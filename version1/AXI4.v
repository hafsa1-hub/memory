==> flow/design.v <==
module AXI4( input CLK,
     input RESET,
     input [15:0] W_DATA,  
     input W_VALID,  
     input [4:0] A_W_ADDR,  
     input A_W_VALID,  
     input [4:0] A_R_ADDR,  
     input A_R_VALID,  
     input R_READY,  
     input B_READY, 
     output reg W_READY, 
     output reg A_W_READY,  
     output reg B_VALID,  
     output reg[1:0] B_RESP,  
     output reg A_R_READY,  
     output reg [15:0] R_DATA,  
     output reg R_VALID,   
     output reg RRSEP  
    );
     reg [15:0] memory [31:0];
     integer i;
     parameter [1:0] IDLE_State_read = 2'b00;
     parameter [1:0] IDLE_State_write = 2'b00; 
     parameter [1:0] WRITE_ADDRESS_AND_DATA_State = 2'b01;
     parameter [1:0] WRITE_RESPONSE_State = 2'b10;
     parameter [1:0] READ_ADDRESS_AND_DATA_State = 2'b11;
     reg [2:0] present_state_read;
     reg [2:0] next_state_read;
     reg [2:0] next_state_write;
     reg [2:0] present_state_write;
     reg [4:0] A_R_ADDR_copy; 
     reg [4:0] A_W_ADDR_copy;
     always @ (posedge CLK  or posedge RESET)  
     begin 
         if(RESET == 1'b1) 
         begin
             A_R_READY     <= 1'b0;
             R_DATA        <= 16'b0;
             R_VALID       <= 1'b0;
             RRSEP         <= 1'b0;
             A_R_ADDR_copy <= 5'b0;
             for( i=0;i<32;i = i+1)
             begin
                 memory[i] <= {16{1'b0}}; 
             end
             present_state_read <= IDLE_State_read;
             next_state_read    <= IDLE_State_read;               
         end
         else  
         begin
             case(next_state_read)
             IDLE_State_read : begin
                             if(A_R_VALID == 1'b1)
                             begin
                                 A_R_ADDR_copy   <= A_R_ADDR;
                                 next_state_read <= READ_ADDRESS_AND_DATA_State; 
                                 A_R_READY       <= 1'b1;
                             end
                             else
                             begin
                                 next_state_read <= IDLE_State_read;
                             end
                          end
            READ_ADDRESS_AND_DATA_State: begin
                                             A_R_READY  <= 1'b0;
                                             R_VALID    <= 1'b1;
                                             R_DATA          <=      memory[A_R_ADDR_copy];  
                                             if(R_READY == 1'b1)
                                                 begin
                                                     next_state_read <= IDLE_State_read;
                                                     R_VALID <= 1'b0;
                                                 end
                                             else
                                                 begin
                                                     next_state_read <= READ_ADDRESS_AND_DATA_State;    
                                                 end
                                         end
             endcase
         end
     end
     always @ (posedge CLK  or posedge RESET)  
     begin
         if(RESET == 1'b1) 
         begin
             W_READY       <= 1'b0;
             A_W_READY     <= 1'b0;
             B_VALID       <= 1'b0;
             B_RESP        <= 2'b11;
             A_W_ADDR_copy <= 5'b0; 
             present_state_write <= IDLE_State_write;
             next_state_write    <= IDLE_State_write; 
         end    
         else  
         begin
             case(next_state_write)
             IDLE_State_write : begin
                                B_RESP  <= 2'b11;
                                if(A_W_VALID == 1'b1)
                                begin
                                  A_W_READY        <= 1'b1;
                                  A_W_ADDR_copy    <= A_W_ADDR;
                                  next_state_write <= WRITE_ADDRESS_AND_DATA_State;
                               end
                               else
                               begin
                                 next_state_write <= IDLE_State_write;
                               end
                              end
             WRITE_ADDRESS_AND_DATA_State : begin
                                        A_W_READY <= 1'b0;
                                        if(W_VALID == 1'b1)
                                        begin
                                             W_READY               <= 1'b1;
                                             memory[A_W_ADDR_copy] <= W_DATA;
                                             next_state_write      <= WRITE_RESPONSE_State;
                                        end
                                        else
                                        begin
                                             next_state_write <= WRITE_ADDRESS_AND_DATA_State;
                                        end
                                   end
             WRITE_RESPONSE_State : begin
                                         W_READY <= 1'b0;
                                         B_VALID <= 1'b1;
                                         B_RESP  <= 2'b00;
                                         if(B_READY == 1'b1)
                                         begin
                                            B_VALID          <= 1'b0;
                                            next_state_write <= IDLE_State_write;
                                         end 
                                         else
                                         begin
                                             next_state_write <= WRITE_RESPONSE_State;
                                         end
                                    end
             endcase   
         end
      end
endmodule
Step by step through the tools: AXI4
What the tools print for AXI4, step after step.
Lines are those of the file above, counted from 1.
{"block": "setup", "design": "AXI4", "clock_port": "CLK", "library": "sky130hd", "corner": "tt_025C_1v80"}

Word-level counts
Yosys after proc, flatten, opt, wreduce and memory -nomap, before mapping. Print and check cells are not counted. Equal cells are merged and count once.
{"block": "bits", "reg_bits": 34, "memories": 0, "elab_cells": 77, "latchBits": 0, "romBits": 0, "output_inout_bits": 24, "ram_bits": 0, "clocked_rd_ports_x_width": 0, "inputBits": 33}
{"block": "op_classes", "n_addsub": 0, "div_mod_pow": 0, "cmp": 0, "reduce_logical": 13, "equal": 37, "n_shift": 0, "logic": 0, "multipliers": 0, "n_mux": 17}
{"block": "ops", "operator": "equality test 5 bit with constant B", "count": 16}
{"block": "ops", "operator": "equality test 5 x 4 -> 1 bit with constant B", "count": 8}
{"block": "ops", "operator": "OR reduction 32 bit", "count": 1}
{"block": "ops", "operator": "equality test 5 x 3 -> 1 bit with constant B", "count": 4}
{"block": "ops", "operator": "two-way mux 16 bit", "count": 1}
{"block": "ops", "operator": "equality test 5 x 2 -> 1 bit with constant B", "count": 2}
{"block": "ops", "operator": "parallel mux 3 bit (select 3 bit)", "count": 1}
{"block": "ops", "operator": "AND reduction 2 bit", "count": 4}
{"block": "ops", "operator": "nonzero test 2 bit", "count": 4}
{"block": "ops", "operator": "two-way mux 2 bit", "count": 4}
{"block": "ops", "operator": "inequality test 2 bit with constant B", "count": 3}
{"block": "ops", "operator": "equality test 3 x 2 -> 1 bit with constant B", "count": 2}
{"block": "ops", "operator": "zero test 3 bit", "count": 2}
{"block": "ops", "operator": "parallel mux 3 bit (select 2 bit)", "count": 1}
{"block": "ops", "operator": "parallel mux 1 bit (select 2 bit)", "count": 3}
{"block": "ops", "operator": "two-way mux 1 bit", "count": 6}
{"block": "ops", "operator": "equality test 5 x 1 -> 1 bit with constant B", "count": 1}
{"block": "ops", "operator": "zero test 5 bit", "count": 1}
{"block": "ops", "operator": "parallel mux 2 bit (select 2 bit)", "count": 1}
{"block": "ops", "operator": "equality test 3 x 1 -> 1 bit with constant B", "count": 1}
{"block": "ops", "operator": "nonzero test 3 bit", "count": 1}

Logic depth
Longest topological path by Yosys (ltp), each cell counted once; first at word level (registers and memories cut), then after technology mapping (sequential cells cut; the memories' decode and read muxes count).
{"block": "logic_depth", "ltp_word": 3, "ABC_AREA": 0, "mapped_depth": 2, "mapped_depth_nobuf": 2}

Netlist
The flow's flattened synthesis, as Yosys stat reports it; memories are mapped. The netlist is that of the ABC_AREA named above (0 if unset); the other value can give another one.
{"block": "synth_totals", "flip_flops": 11, "mapped_cells": 60, "buf_cells": 18, "seq_area_um2": 279.0, "mapped_area_um2": 561.8}
{"block": "by_type", "type": "sky130_fd_sc_hd__dfrtp_1", "count": 8, "area_total_um2": 200.192}
{"block": "by_type", "type": "sky130_fd_sc_hd__buf_4", "count": 18, "area_total_um2": 135.13}
{"block": "by_type", "type": "sky130_fd_sc_hd__dfstp_2", "count": 3, "area_total_um2": 78.826}
{"block": "by_type", "type": "sky130_fd_sc_hd__o21ai_1", "count": 6, "area_total_um2": 30.029}
{"block": "by_type", "type": "sky130_fd_sc_hd__inv_1", "count": 6, "area_total_um2": 22.522}
{"block": "by_type", "type": "sky130_fd_sc_hd__nand2_1", "count": 6, "area_total_um2": 22.522}
{"block": "by_type", "type": "sky130_fd_sc_hd__nand3b_1", "count": 3, "area_total_um2": 22.522}
{"block": "by_type", "type": "sky130_fd_sc_hd__a21oi_1", "count": 3, "area_total_um2": 15.014}
{"block": "by_type", "type": "sky130_fd_sc_hd__o21ai_0", "count": 2, "area_total_um2": 10.01}
{"block": "by_type", "type": "sky130_fd_sc_hd__nor2_1", "count": 2, "area_total_um2": 7.507}
{"block": "by_type", "type": "sky130_fd_sc_hd__o21a_1", "count": 1, "area_total_um2": 7.507}
{"block": "by_type", "type": "sky130_fd_sc_hd__nand2b_1", "count": 1, "area_total_um2": 6.256}
{"block": "by_type", "type": "sky130_fd_sc_hd__conb_1", "count": 1, "area_total_um2": 3.754}

Path before layout
Source: OpenSTA report_checks on the synthesized netlist (no wires, ideal clock, input and output delay 20% of the period each), path of least setup slack; recovery checks are left aside. Register names are those of the netlist, which keeps one name where synthesis merged equal registers.
{"block": "synth_timing", "path_kind": "register to output", "start": "register (name not given)", "end": "output port B_RESP[1]", "path_slack_ns": 0.113, "period_ns": 0.967, "required_time_ns": 0.774, "path_delay_ns": 0.661, "output_delay_ns": 0.193, "n_path_buf": 1, "t_arrival_ns": 0.661, "stages": 2, "launch_ns": 0.000, "period_less_setup_slack_ns": 0.854}
"path_delay_ns" is the arrival time less input delay plus setup time.
At an output port there is no setup time.
"stages" counts driving pins, that of a launching flip-flop among them; a cell with two outputs on the path counts twice.
"period_less_setup_slack_ns" is the clock period less the worst setup slack; recovery checks do not enter. This is arithmetic on one report: input and output delays are still those of the set period (20% each).
{"block": "synth_via", "cell_sequence": "sky130_fd_sc_hd__dfstp_2 -> sky130_fd_sc_hd__buf_4"}
{"block": "synth_lines", "item": "to (decl)", "line": 14, "rtl": "output reg[1:0] B_RESP,"}
No chain of elaborated cells between the ends is given.

Worst path after layout
Path of least setup slack in the final report of entry A (OpenROAD, finished layout, wires in). Where an end is a register, its clock arrival counts in the times.
{"block": "layout_timing", "path_kind": "register to output", "start": "register (name not given)", "end": "output port B_RESP[1]", "required_time_ns": 0.57, "stages": 2, "t_arrival_ns": 0.93, "period_ns": 0.709, "path_slack_ns": -0.36, "output_delay_ns": 0.14, "launch_ns": 0.26, "n_path_buf": 1}
{"block": "layout_via", "cell_sequence": "sky130_fd_sc_hd__dfstp_2 -> sky130_fd_sc_hd__buf_6"}
{"block": "layout_lines", "item": "to (decl)", "line": 14, "rtl": "output reg[1:0] B_RESP,"}
No chain of elaborated cells between the ends is given.

FLOW RESULTS
============

Flow measurements of AXI4 on sky130hd: 2 stored runs with different settings, listed in no order. Input and output delays are each 20% of the period that was set; the output load is 0.01 pF.
By "achieved_clock_period_ns" is meant the clock period of the run minus its worst setup slack. This is arithmetic on one report: input and output delays are still those of the set period (20% each).
By "worst_path_time_ns" is meant the share of the clock period that the worst setup path is allowed (20% is reserved at inputs, 20% at outputs), minus its slack. Clock arrival times at its registers enter into it.
"totalPower_w": no workload was simulated; the value follows from the tool's default switching activity.

Entry A
==> flow/run.sh <==
#!/bin/bash
# the make line also repeats the synthesis and layout settings of config.mk as NAME=value (left out here)
make -C /OpenROAD-flow-scripts/flow DESIGN_CONFIG=/design/flow/config.mk WORK_HOME=/design/flow/orfs CLKGATE_MAP_FILE= finish
==> flow/config.mk <==
export PLATFORM = sky130hd
export DESIGN_NAME = AXI4
export DESIGN_NICKNAME = AXI4
export VERILOG_FILES = /design/flow/design.v
export SDC_FILE = /design/flow/constraint.sdc
export NUM_CORES = 4
export LEC_CHECK = 0
export CAP_MARGIN = 25
export CELL_PAD_IN_SITES_GLOBAL_PLACEMENT = 2
export CORE_ASPECT_RATIO = 0.77
export CORE_MARGIN = 3
export CORE_UTILIZATION = 23
export GPL_TIMING_DRIVEN = 1
export PLACE_DENSITY_LB_ADDON = 0.19
export SETUP_SLACK_MARGIN = 0.18
export SLEW_MARGIN = 20
export TNS_END_PERCENT = 90
==> flow/constraint.sdc <==
create_clock -name core_clock -period 0.709 [get_ports {CLK}]
set_input_delay 0.1418 -clock core_clock [delete_from_list [all_inputs] [get_ports {CLK}]]
set_output_delay 0.1418 -clock core_clock [all_outputs]
set_load 0.01 [all_outputs]

==> results of entry A, as JSON <==
{
  "worst_path_time_ns": 0.93,
  "critical_path_type": "register to output",
  "ys_area_um2": 561.8,
  "dieArea_um2": 3076.4,
  "final_setup_tns_ns": -2.425,
  "setup_worst_slack_ns": -0.360,
  "totalPower_w": 0.002395,
  "achieved_clock_period_ns": 1.069,
  "post_route_stdcell_area_um2": 749.5,
  "post_route_util_pct": 33.0
}

Entry B
==> flow/run.sh <==
#!/bin/bash
# the make line also repeats the synthesis and layout settings of config.mk as NAME=value (left out here)
make -C /OpenROAD-flow-scripts/flow DESIGN_CONFIG=/design/flow/config.mk WORK_HOME=/design/flow/orfs CLKGATE_MAP_FILE= finish
==> flow/config.mk <==
export PLATFORM = sky130hd
export DESIGN_NAME = AXI4
export DESIGN_NICKNAME = AXI4
export VERILOG_FILES = /design/flow/design.v
export SDC_FILE = /design/flow/constraint.sdc
export NUM_CORES = 4
export LEC_CHECK = 0
export CAP_MARGIN = 20
export CELL_PAD_IN_SITES_GLOBAL_PLACEMENT = 2
export CORE_MARGIN = 2
export CORE_UTILIZATION = 15
export CTS_CLUSTER_DIAMETER = 115
export CTS_CLUSTER_SIZE = 42
export GPL_TIMING_DRIVEN = 1
export HOLD_SLACK_MARGIN = 0.01
export MIN_ROUTING_LAYER = met1
export SLEW_MARGIN = 20
==> flow/constraint.sdc <==
create_clock -name core_clock -period 0.837 [get_ports {CLK}]
set_input_delay 0.1674 -clock core_clock [delete_from_list [all_inputs] [get_ports {CLK}]]
set_output_delay 0.1674 -clock core_clock [all_outputs]
set_load 0.01 [all_outputs]

==> results of entry B, as JSON <==
{
  "worst_path_time_ns": 0.89,
  "critical_path_type": "register to output",
  "ys_area_um2": 561.8,
  "dieArea_um2": 4251.0,
  "final_setup_tns_ns": -0.797,
  "setup_worst_slack_ns": -0.220,
  "totalPower_w": 0.002223,
  "achieved_clock_period_ns": 1.057,
  "post_route_stdcell_area_um2": 782.0,
  "post_route_util_pct": 21.5
}
